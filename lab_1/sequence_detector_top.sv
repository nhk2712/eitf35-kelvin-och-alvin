==> flow/design.v <==
`timescale 1ns/1ps
module par2ser (
    input logic clk,
    input logic reset_n,
    input logic [3:0] data_parallel,
    output logic data_serial
);
    logic [3:0] sample_shifter, sample_shifter_next;
    logic [1:0] counter, counter_next;
    logic serial;
    always_ff @(posedge clk or negedge reset_n) begin : registers
        if (!reset_n) begin
            sample_shifter <= '0;
            counter <= '0;
        end else begin
            sample_shifter <= sample_shifter_next;
            counter <= counter_next;
        end
    end
    assign data_serial = serial;
    always_comb begin : combinational_shifter
        sample_shifter_next = sample_shifter;
        counter_next = counter;
        if (counter == '0) begin
            sample_shifter_next = data_parallel;  
        end else begin
            sample_shifter_next = {1'b0, sample_shifter[3:1]};  
        end
        serial = sample_shifter[0];    
        counter_next = counter + 1;
    end
endmodule
`timescale 1ns/1ps
module sequence_detector_mealy (
    input logic clk,
    input logic reset_n,
    input logic data_serial,
    input logic data_valid,
    output logic data_out
    );
    typedef enum {s_init, s_0, s_01, s_010} state_type;
    state_type state_current, state_next;
    logic detected;
    always_ff @(posedge clk or negedge reset_n) begin : registers
        if (!reset_n) begin
            state_current <= s_init;
        end else begin
            state_current <= state_next;
        end
    end
    always_comb begin : combinational
        state_next = state_current;
        detected = 0;
        case (state_current)
            s_init : begin  
                if (data_serial == 1) begin
                    state_next = s_init;
                end else begin
                    state_next = s_0;
                end
            end
            s_0 : begin  
                if (data_serial == 0) begin
                    state_next = s_0;
                end else begin
                    state_next = s_01;
                end
            end
            s_01 : begin  
                if (data_serial == 0) begin
                    state_next = s_010;
                end else begin
                    state_next = s_init;
                end
            end
            s_010 : begin  
                if (data_serial == 0) begin
                    detected = 1;  
                    state_next = s_0;
                end else begin
                    state_next = s_01;
                end
            end
            default : state_next = s_init;  
        endcase
    end
    assign data_out = detected;
endmodule
`timescale 1ns/1ps
module sequence_detector_moore (
    input logic clk,
    input logic reset_n,
    input logic data_serial,
    input logic data_valid,
    output logic data_out
    );
    typedef enum {s_init, s_0, s_01, s_010, s_0100} state_type;
    state_type state_current, state_next;
    logic detected;
    always_ff @(posedge clk or negedge reset_n) begin : registers
        if (!reset_n) begin
            state_current <= s_init;
        end else begin
            state_current <= state_next;
        end
    end
    always_comb begin : combinational
        state_next = state_current;
        detected = 0;
        case (state_current)
            s_init : begin
                if (data_serial == 1) begin
                    state_next = s_init;
                end else begin
                    state_next = s_0;
                end
            end
            s_0 : begin
                if (data_serial == 0) begin
                    state_next = s_0;
                end else begin
                    state_next = s_01;
                end
            end
            s_01 : begin
                if (data_serial == 0) begin
                    state_next = s_010;
                end else begin
                    state_next = s_init;
                end
            end
            s_010 : begin
                if (data_serial == 0) begin
                    state_next = s_0100;
                end else begin
                    state_next = s_01;
                end
            end
            s_0100 : begin
                detected = 1;  
                if (data_serial == 0) begin
                    state_next = s_0;
                end else begin
                    state_next = s_01;
                end
            end
            default : state_next = s_init;  
        endcase
    end
    assign data_out = detected;
endmodule
`timescale 1ns/1ps
module sequence_detector_top (
    input logic clk,
    input logic reset_n,
    input logic [3:0] bit_stream,
    input logic data_valid,
    output logic moore_detected,
    output logic mealy_detected
    );
    logic data_serial;
    par2ser p2s_conv (
        .clk(clk),
        .reset_n(reset_n),
        .data_parallel(bit_stream),
        .data_serial(data_serial)
        );
    sequence_detector_moore uut_moore (
        .clk(clk),
        .reset_n(reset_n),
        .data_serial(data_serial),
        .data_valid(data_valid),
        .data_out(moore_detected)
        );
    sequence_detector_mealy uut_mealy (
        .clk(clk),
        .reset_n(reset_n),
        .data_serial(data_serial),
        .data_valid(data_valid),
        .data_out(mealy_detected)
        );
endmodule
======== Step by step through the tools: sequence_detector_top ========
What the tools print for sequence_detector_top, step after step.
Lines are those of the file above, counted from 1.
Not given: n/a
set-up
  top ..................................... sequence_detector_top
  clock port .............................. clk
  standard-cell library ................... sky130hd
  library corner .......................... tt_025C_1v80

======== Word level ========
Yosys after proc, flatten, opt, wreduce and memory -nomap, before mapping. Enables and synchronous resets that opt folds into registers are not counted as muxes. Memory bits, and registers merged into a memory's read port (data or address), are not among the register bits. Print and check cells are not counted.
cells by class
  add/sub/neg operators ................... 1
  equality and inequality tests ........... 7
  muxes and demuxes ....................... 10
  reductions and logical operators ........ 5
operators with widths
  operator                                                           number
  32-bit by 2-bit == test with 1-bit output (second input constant)  4
  32-bit parallel mux with 4-bit select                              1
  32-bit parallel mux with 3-bit select                              1
  32-bit by 1-bit == test with 1-bit output (second input constant)  2
  32-bit zero test                                                   2
  32-bit by 3-bit == test with 1-bit output (second input constant)  1
  2-bit OR reduction                                                 2
  4-bit 2-to-1 mux                                                   1
  2-bit 2-to-1 mux                                                   2
  1-bit 2-to-1 mux                                                   4
  3-bit 2-to-1 mux                                                   1
  2-bit by 1-bit adder with 2-bit output (second input constant)     1
  2-bit zero test                                                    1
bit counts
  flip-flop bits (word level) ............. 70
  input bits .............................. 7

======== Depth ========
Yosys ltp: most cells in a row. Word level: on the elaborated netlist, between registers, memories and ports. Mapped: between sequential cells and ports; inverters and the memories' decode and read muxes count.
depth
  depth after elaboration ................. 3
  ABC_AREA ................................ 0
  depth in mapped cells ................... 3

======== After synthesis ========
Source: synth_stat.txt of the flow (Yosys; design flattened, memories mapped). It holds for the ABC_AREA given above (unset counts as 0); a run with the other value may have another netlist.
mapped netlist
  cells in the netlist .................... 35
  chip area (Yosys) ....................... 518.0 um^2
  sequential part of the area ............. 377.9 um^2
  flip-flops .............................. 15
cells by type
  type                      number  total area (um^2)
  sky130_fd_sc_hd__dfrtp_1  13      325.312
  sky130_fd_sc_hd__dfstp_2  2       52.55
  sky130_fd_sc_hd__mux2_1   3       33.782
  sky130_fd_sc_hd__nor2b_1  4       25.024
  sky130_fd_sc_hd__o21a_1   3       22.522
  sky130_fd_sc_hd__ha_1     1       12.512
  sky130_fd_sc_hd__nor3_1   2       10.01
  sky130_fd_sc_hd__o31a_1   1       8.758
  sky130_fd_sc_hd__and2_2   1       7.507
  sky130_fd_sc_hd__inv_1    2       7.507
  sky130_fd_sc_hd__nor2_1   2       7.507
  sky130_fd_sc_hd__buf_2    1       5.005
The figures by module come from a second, unflattened synthesis with its own total; it is not the netlist above.
second synthesis, totals
  cell total of the unflattened synthesis .. 34
  area total of the unflattened synthesis .. 513.0 um^2
Rows give one instance, submodules left out.
modules
  module                   instances  cells  area (um^2)  seq. area (um^2)
  par2ser                  1          13     211.5        150.1
  sequence_detector_moore  1          11     163.9        126.4
  sequence_detector_mealy  1          10     137.6        101.3
  sequence_detector_top    1          0      0.0          0.0

======== Timing after synthesis ========
Source: OpenSTA report_checks on the synthesized netlist (no wires, ideal clock, input and output delay 20% of the period each), path of least setup slack; recovery checks are left aside. Register names are those of the netlist, which keeps one name where synthesis merged equal registers.
path after synthesis
  path type ............................... register to register
  from .................................... reg p2s_conv.counter[0]
  to ...................................... reg p2s_conv.sample_shifter[0]
  clock period ............................ 0.966 ns
  arrival time ............................ 0.915 ns
  data required time ...................... 0.838 ns
  slack ................................... -0.077 ns
  path delay .............................. 1.043 ns
  stages .................................. 4
  synthesis period reached ................ 1.043 ns
"path delay" is the arrival time less input delay plus setup time.
"stages": output pins that drive a net of the path, with the launching flip-flop's if there is one; two outputs of one cell count as two.
"synthesis period reached" is the clock period less the worst setup slack; recovery checks do not enter. This is arithmetic on one report: input and output delays are still those of the set period (20% each).
Between the ends stands the longest chain of elaborated cells between them, by number of cells; it is not shown to be the way that was timed. Of several equally long chains one is given.
Each line given opens the expression or statement behind the cell; cells for indexed reads and writes are added by Yosys, which also makes memories of some case tables.
on the way, after synthesis
  cells stage by stage .................... sky130_fd_sc_hd__dfrtp_1 > sky130_fd_sc_hd__inv_1 > sky130_fd_sc_hd__ha_1 > sky130_fd_sc_hd__mux2_1
  length of the longest elaborated chain .. 2
  elaborated cells on any way between the ends .. 2
  classes of those cells .................. mux: 1; reduce/logical: 1
RTL lines, path after synthesis
  item                RTL line  source
  start: declaration  9         logic [1:0] counter, counter_next;
  start: assignment   14        counter <= '0;
  start: assignment   17        counter <= counter_next;
  2-bit zero test     24        if (counter == '0) begin
  4-bit 2-to-1 mux    24
  end: assignment     13        sample_shifter <= '0;
  end: assignment     16        sample_shifter <= sample_shifter_next;
  end: declaration    8         logic [3:0] sample_shifter, sample_shifter_next;
Some nets on the timed path still bear RTL names; the line given drives or declares the net.
named nets, after synthesis
  net                       RTL line  source
  p2s_conv.counter_next[0]  30        counter_next = counter + 1;

======== Worst path after layout ========
Path of least setup slack in the final report of flow run 2 (OpenROAD, finished layout, wires in). Where an end is a register, its clock arrival counts in the times.
path post-layout
  path type ............................... register to output
  from .................................... reg p2s_conv.sample_shifter[0]
  to ...................................... out mealy_detected
  clock period ............................ 1.77 ns
  output delay ............................ 0.35 ns
  arrival time ............................ 1.31 ns
  data required time ...................... 1.42 ns
  slack ................................... 0.10 ns
  stages .................................. 3
Between the ends stands the longest chain of elaborated cells between them, by number of cells; it is not shown to be the way that was timed. Of several equally long chains one is given.
on the way, post-layout
  cells stage by stage .................... sky130_fd_sc_hd__dfrtp_2 > sky130_fd_sc_hd__nor2b_1 > sky130_fd_sc_hd__clkdlybuf4s50_1
  length of the longest elaborated chain .. 2
  elaborated cells on any way between the ends .. 2
  classes of those cells .................. mux: 2
RTL lines, path post-layout
  item                RTL line  source
  start: declaration  8         logic [3:0] sample_shifter, sample_shifter_next;
  start: assignment   13        sample_shifter <= '0;
  start: assignment   16        sample_shifter <= sample_shifter_next;
  1-bit 2-to-1 mux    77        if (data_serial == 0) begin
  1-bit 2-to-1 mux    54        case (state_current)
  end: declaration    159       output logic mealy_detected

Memo
Re: implementation data of sequence_detector_top

Measured results for sequence_detector_top: 2 stored runs of the Yosys and OpenROAD flow on sky130hd. The settings differ; the order carries no meaning. The constraints put input and output delay at 20% of the set period each and load the outputs with 0.01 pF.
By "achieved clock period (ns)" is meant the clock period of the run minus its worst setup slack. This is arithmetic on one report: input and output delays are still those of the set period (20% each).
"worst setup path time (ns)" = time allowed to the worst setup path (clock period - input delay - output delay, where it has them) - its slack; a late launch clock adds to it, a late capture clock takes from it.
By "finish__power__total" is meant OpenSTA's value without simulated activity: inputs other than the clock are taken to toggle once in ten clock periods, and the tool carries that through the logic.

Flow files of flow run 1
==> flow/run.sh <==
#!/bin/bash
# the make line also repeats the synthesis and layout settings of config.mk as NAME=value (left out here)
make -C /OpenROAD-flow-scripts/flow DESIGN_CONFIG=/design/flow/config.mk WORK_HOME=/design/flow/orfs CLKGATE_MAP_FILE= finish
==> flow/config.mk <==
export PLATFORM = sky130hd
export DESIGN_NAME = sequence_detector_top
export DESIGN_NICKNAME = sequence_detector_top
export VERILOG_FILES = /design/flow/design.v
export SDC_FILE = /design/flow/constraint.sdc
export NUM_CORES = 4
export LEC_CHECK = 0
export ABC_AREA = 0
export CAP_MARGIN = 35
export CELL_PAD_IN_SITES_GLOBAL_PLACEMENT = 0
export CORE_ASPECT_RATIO = 0.93
export CORE_MARGIN = 4
export CORE_UTILIZATION = 67
export CTS_CLUSTER_DIAMETER = 68
export HOLD_SLACK_MARGIN = 0.23
export PLACE_DENSITY = 0.45
export SETUP_SLACK_MARGIN = -0.05
export SLEW_MARGIN = 20
export TNS_END_PERCENT = 50
==> flow/constraint.sdc <==
create_clock -name core_clock -period 0.932 [get_ports {clk}]
set_input_delay 0.1864 -clock core_clock [delete_from_list [all_inputs] [get_ports {clk}]]
set_output_delay 0.1864 -clock core_clock [all_outputs]
set_load 0.01 [all_outputs]

report of flow run 1: did not finish, floorplan, PDN-0185

Flow files of flow run 2
==> flow/run.sh <==
#!/bin/bash
# the make line also repeats the synthesis and layout settings of config.mk as NAME=value (left out here)
make -C /OpenROAD-flow-scripts/flow DESIGN_CONFIG=/design/flow/config.mk WORK_HOME=/design/flow/orfs CLKGATE_MAP_FILE= finish
==> flow/config.mk <==
export PLATFORM = sky130hd
export DESIGN_NAME = sequence_detector_top
export DESIGN_NICKNAME = sequence_detector_top
export VERILOG_FILES = /design/flow/design.v
export SDC_FILE = /design/flow/constraint.sdc
export NUM_CORES = 4
export LEC_CHECK = 0
export CAP_MARGIN = 20
export CORE_MARGIN = 2
export CORE_UTILIZATION = 40
export SLEW_MARGIN = 20
==> flow/constraint.sdc <==
create_clock -name core_clock -period 1.77 [get_ports {clk}]
set_input_delay 0.3540 -clock core_clock [delete_from_list [all_inputs] [get_ports {clk}]]
set_output_delay 0.3540 -clock core_clock [all_outputs]
set_load 0.01 [all_outputs]

report of flow run 2
yosys chip area after synthesis (um^2): 518.0
finish__design__die__area: 1598.8
finish__design__instance__area__stdcell: 636.9
finish__design__instance__utilization: 0.5509
finish__timing__setup__ws: 0.104
finish__timing__setup__tns: 0.000
finish__timing__hold__ws: 0.414
finish__power__total: 5.537e-04
achieved clock period (ns): 1.666
worst setup path time (ns): 1.31
worst setup path kind: register to output
