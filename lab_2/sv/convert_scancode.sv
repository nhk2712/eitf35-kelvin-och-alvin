==> flow/design.v <==
`timescale 1ns/1ps
module convert_scancode (
    input logic clk,
    input logic rst,
    input logic edge_found,
    input logic serial_data,  
    output logic valid_scan_code,
    output logic [7:0] scan_code_out  
    );
    logic [4:0] counter, counter_next;  
    logic [9:0] scan_code_temp, scan_code_temp_next;  
    logic valid_scan_code_temp;
    always_ff @(posedge clk or posedge rst) begin
        if (rst) begin  
            scan_code_temp <= '0;
            counter <= '0;
        end else begin  
            scan_code_temp <= scan_code_temp_next;
            counter <= counter_next;
        end
    end
    always_comb begin
        counter_next = counter;
        scan_code_temp_next = scan_code_temp;
        valid_scan_code_temp = 1'b0;
        if (counter == 4'd11) begin : counter_logic
            counter_next = '0;
            valid_scan_code_temp= 1'b1;
        end else begin
            valid_scan_code_temp = 1'b0;
        end
        if (edge_found) begin : shift_logic  
            scan_code_temp_next = {serial_data, scan_code_temp[9:1]};  
            counter_next = counter + 1;
        end
    end
    assign scan_code_out = scan_code_temp[7:0];
    assign valid_scan_code = valid_scan_code_temp;
endmodule
# == From RTL to reports: convert_scancode ==
# What the tools print for convert_scancode, step after step.
# Lines are those of the file above, counted from 1.
# A cell with -- has no value.
# inputs
top_module,convert_scancode
clock,clk
lib,sky130hd
pvt_corner,tt_025C_1v80

# == Word-level counts ==
# Source: Yosys, flattened and elaborated, memories not mapped. Widths are those after wreduce. Registers that Yosys merges into a memory's read port (data or address) are not register bits. Print and check cells do not count. Equal cells are merged and count once.
# bits
word_cells,8
inputBits,4
out_inout_bits,9
ff_bits,15
# classes
reduce_logical,1
muxes,3
eq_ne,1
n_addsub,1
# op_table
op,count
2-to-1 mux 5 bit,2
adder 5 x 1 -> 5 bit (second input constant),1
== test 5 x 4 -> 1 bit (second input constant),1
nonzero test 2 bit,1
2-to-1 mux 1 bit,1

# == Logic depth ==
# Depth = most cells in a row (Yosys ltp): at word level without a register or memory, in the mapped netlist without a sequential cell, where the memories' decode and read muxes count.
# depth
ltp_word,3
ABC_AREA,0
ltp_mapped,4
mapped_depth_nobuf,4

# == Mapped cells and area ==
# Yosys stat after the flow's synthesis: flattened, memories mapped to cells. It holds for the ABC_AREA given above (unset counts as 0); a run with the other value may have another netlist.
# The area totals of this step are shown rounded.
# types
cell,count,type_area_um2
sky130_fd_sc_hd__dfrtp_1,15,375.36
sky130_fd_sc_hd__mux2_2,10,112.608
sky130_fd_sc_hd__buf_4,8,60.058
sky130_fd_sc_hd__xnor2_1,3,26.275
sky130_fd_sc_hd__and4bb_4,1,16.266
sky130_fd_sc_hd__mux2_4,1,15.014
sky130_fd_sc_hd__clkbuf_8,1,13.763
sky130_fd_sc_hd__ha_1,1,12.512
sky130_fd_sc_hd__buf_6,1,11.261
sky130_fd_sc_hd__a22o_2,1,10.01
sky130_fd_sc_hd__nand2_1,2,7.507
sky130_fd_sc_hd__nand2b_1,1,6.256
sky130_fd_sc_hd__nand4_1,1,6.256
sky130_fd_sc_hd__nor2_2,1,6.256
sky130_fd_sc_hd__nand3_1,1,5.005
sky130_fd_sc_hd__o21ai_0,1,5.005
sky130_fd_sc_hd__inv_1,1,3.754
# mapped
seq_area_um2,380
buffers,10
mapped_area_um2,690
ff_cells,15
mapped_cells,50

# == Worst setup path after synthesis ==
# OpenSTA on the mapped netlist: ideal clock, no wires. The path of least setup slack (recovery checks aside). Input and output delay are each 20% of the period. Register names are those of the netlist, which keeps one name where synthesis merged equal registers.
# synth_path
kind,register -> output
from,register counter[0]
to,output port valid_scan_code
path_delay_ns,0.819
t_first_pin_ns,0.000
path_buffers,0
arrival_time_ns,0.819
tclk_ns,2.27
path_slack_ns,0.997
stages,3
out_delay_ns,0.454
required_time_ns,1.816
synth_period_reached_ns,1.273
# "path_delay_ns" is the arrival time less input delay plus setup time.
# At an output port there is no setup time.
# "stages" counts driving pins, that of a launching flip-flop among them; a cell with two outputs on the path counts twice.
# "synth_period_reached_ns" is the clock period less the worst setup slack; recovery checks do not enter. This is arithmetic on one report: input and output delays are still those of the set period (20% each).
# The rows between start and end are the longest chain of elaborated cells between them; the timing report does not say that the signal goes this way. Where chains are equally long, one stands for them.
# Each line given opens the expression or statement behind the cell; cells for indexed reads and writes are added by Yosys, which also makes memories of some case tables.
# synth_between
path_cell_list,sky130_fd_sc_hd__dfrtp_1 -> sky130_fd_sc_hd__ha_1 -> sky130_fd_sc_hd__and4bb_4
elab_chain_cells,2
cells_between,2
lines_between,1
classes_between,eq/ne (1); mux (1)
# synth_lines
element,line_no,text
from (decl),10,"logic [4:0] counter, counter_next;"
from (assign),16,counter <= '0;
from (assign),19,counter <= counter_next;
== test 5 x 4 -> 1 bit,26,if (counter == 4'd11) begin : counter_logic
2-to-1 mux 1 bit,26,
to (decl),7,"output logic valid_scan_code,"

# == Timing after layout ==
# From the final timing report of run 1: the path of least setup slack in the routed layout; clock arrival at registers is part of the times.
# layout_path
kind,register -> output
from,register counter[0]
to,output port valid_scan_code
arrival_time_ns,1.17
t_first_pin_ns,0.27
out_delay_ns,0.28
tclk_ns,1.41
path_slack_ns,-0.05
path_buffers,1
required_time_ns,1.13
stages,4
# The rows between start and end are the longest chain of elaborated cells between them; the timing report does not say that the signal goes this way. Where chains are equally long, one stands for them.
# layout_between
path_cell_list,sky130_fd_sc_hd__dfrtp_1 -> sky130_fd_sc_hd__ha_2 -> sky130_fd_sc_hd__and4bb_4 -> sky130_fd_sc_hd__buf_6
elab_chain_cells,2
cells_between,2
lines_between,1
classes_between,eq/ne (1); mux (1)
# layout_lines
element,line_no,text
from (decl),10,"logic [4:0] counter, counter_next;"
from (assign),16,counter <= '0;
from (assign),19,counter <= counter_next;
== test 5 x 4 -> 1 bit,26,if (counter == 4'd11) begin : counter_logic
2-to-1 mux 1 bit,26,
to (decl),7,"output logic valid_scan_code,"

# Design convert_scancode on sky130hd. What follows are 2 stored runs of the flow, each under its own settings; their order means nothing. The constraints put input and output delay at 20% of the set period each and load the outputs with 0.01 pF.
# "achieved_period_ns" is the run's clock period less its worst setup slack. It is reckoned from that one timing run; input and output delays stay at 20% of the period that was set.
# "timing.worst_path_ns": the worst setup path's part of the clock period (all of it between registers, 20% less for each end at a port) less its slack. A launch clock that arrives late makes it longer, a capture clock that arrives late makes it shorter.
# "power_mw": no workload was simulated; the value follows from the tool's default switching activity.
# Values from the reports are rounded here.
# A setting shown as -- is not set for that run.
# Among the results, -- means that no value is shown for the run.
run,period_ns,CORE_UTILIZATION,SETUP_SLACK_MARGIN,PLACE_DENSITY,CORE_MARGIN,CELL_PAD_IN_SITES_GLOBAL_PLACEMENT,CELL_PAD_IN_SITES_DETAIL_PLACEMENT,TNS_END_PERCENT,GPL_ROUTABILITY_DRIVEN,CTS_CLUSTER_SIZE,CTS_CLUSTER_DIAMETER,MAX_ROUTING_LAYER,CAP_MARGIN,SLEW_MARGIN,PLACE_DENSITY_LB_ADDON,ABC_AREA,GPL_TIMING_DRIVEN,synthArea_um2,achieved_period_ns,setup_worst_slack_ns,layout_utilization_frac,dieArea_um2,finalCellArea_um2,power_mw,timing.worst_path_ns,path_kind,tns_ns
run 1,1.41,28,0.05,0.62,4,0,0,50,1,81,169,met4,20,20,--,--,--,690,1.456,-0.046,0.39,3300,880,1.4,1.17,register -> output,-0.046
run 2,1.78,58,0.39,--,2,--,1,30,--,--,--,--,20,20,0.18,1,1,--,--,--,--,--,--,--,--,--,--
# Run 2: did not finish, clock tree synthesis stopped with DPL-0033
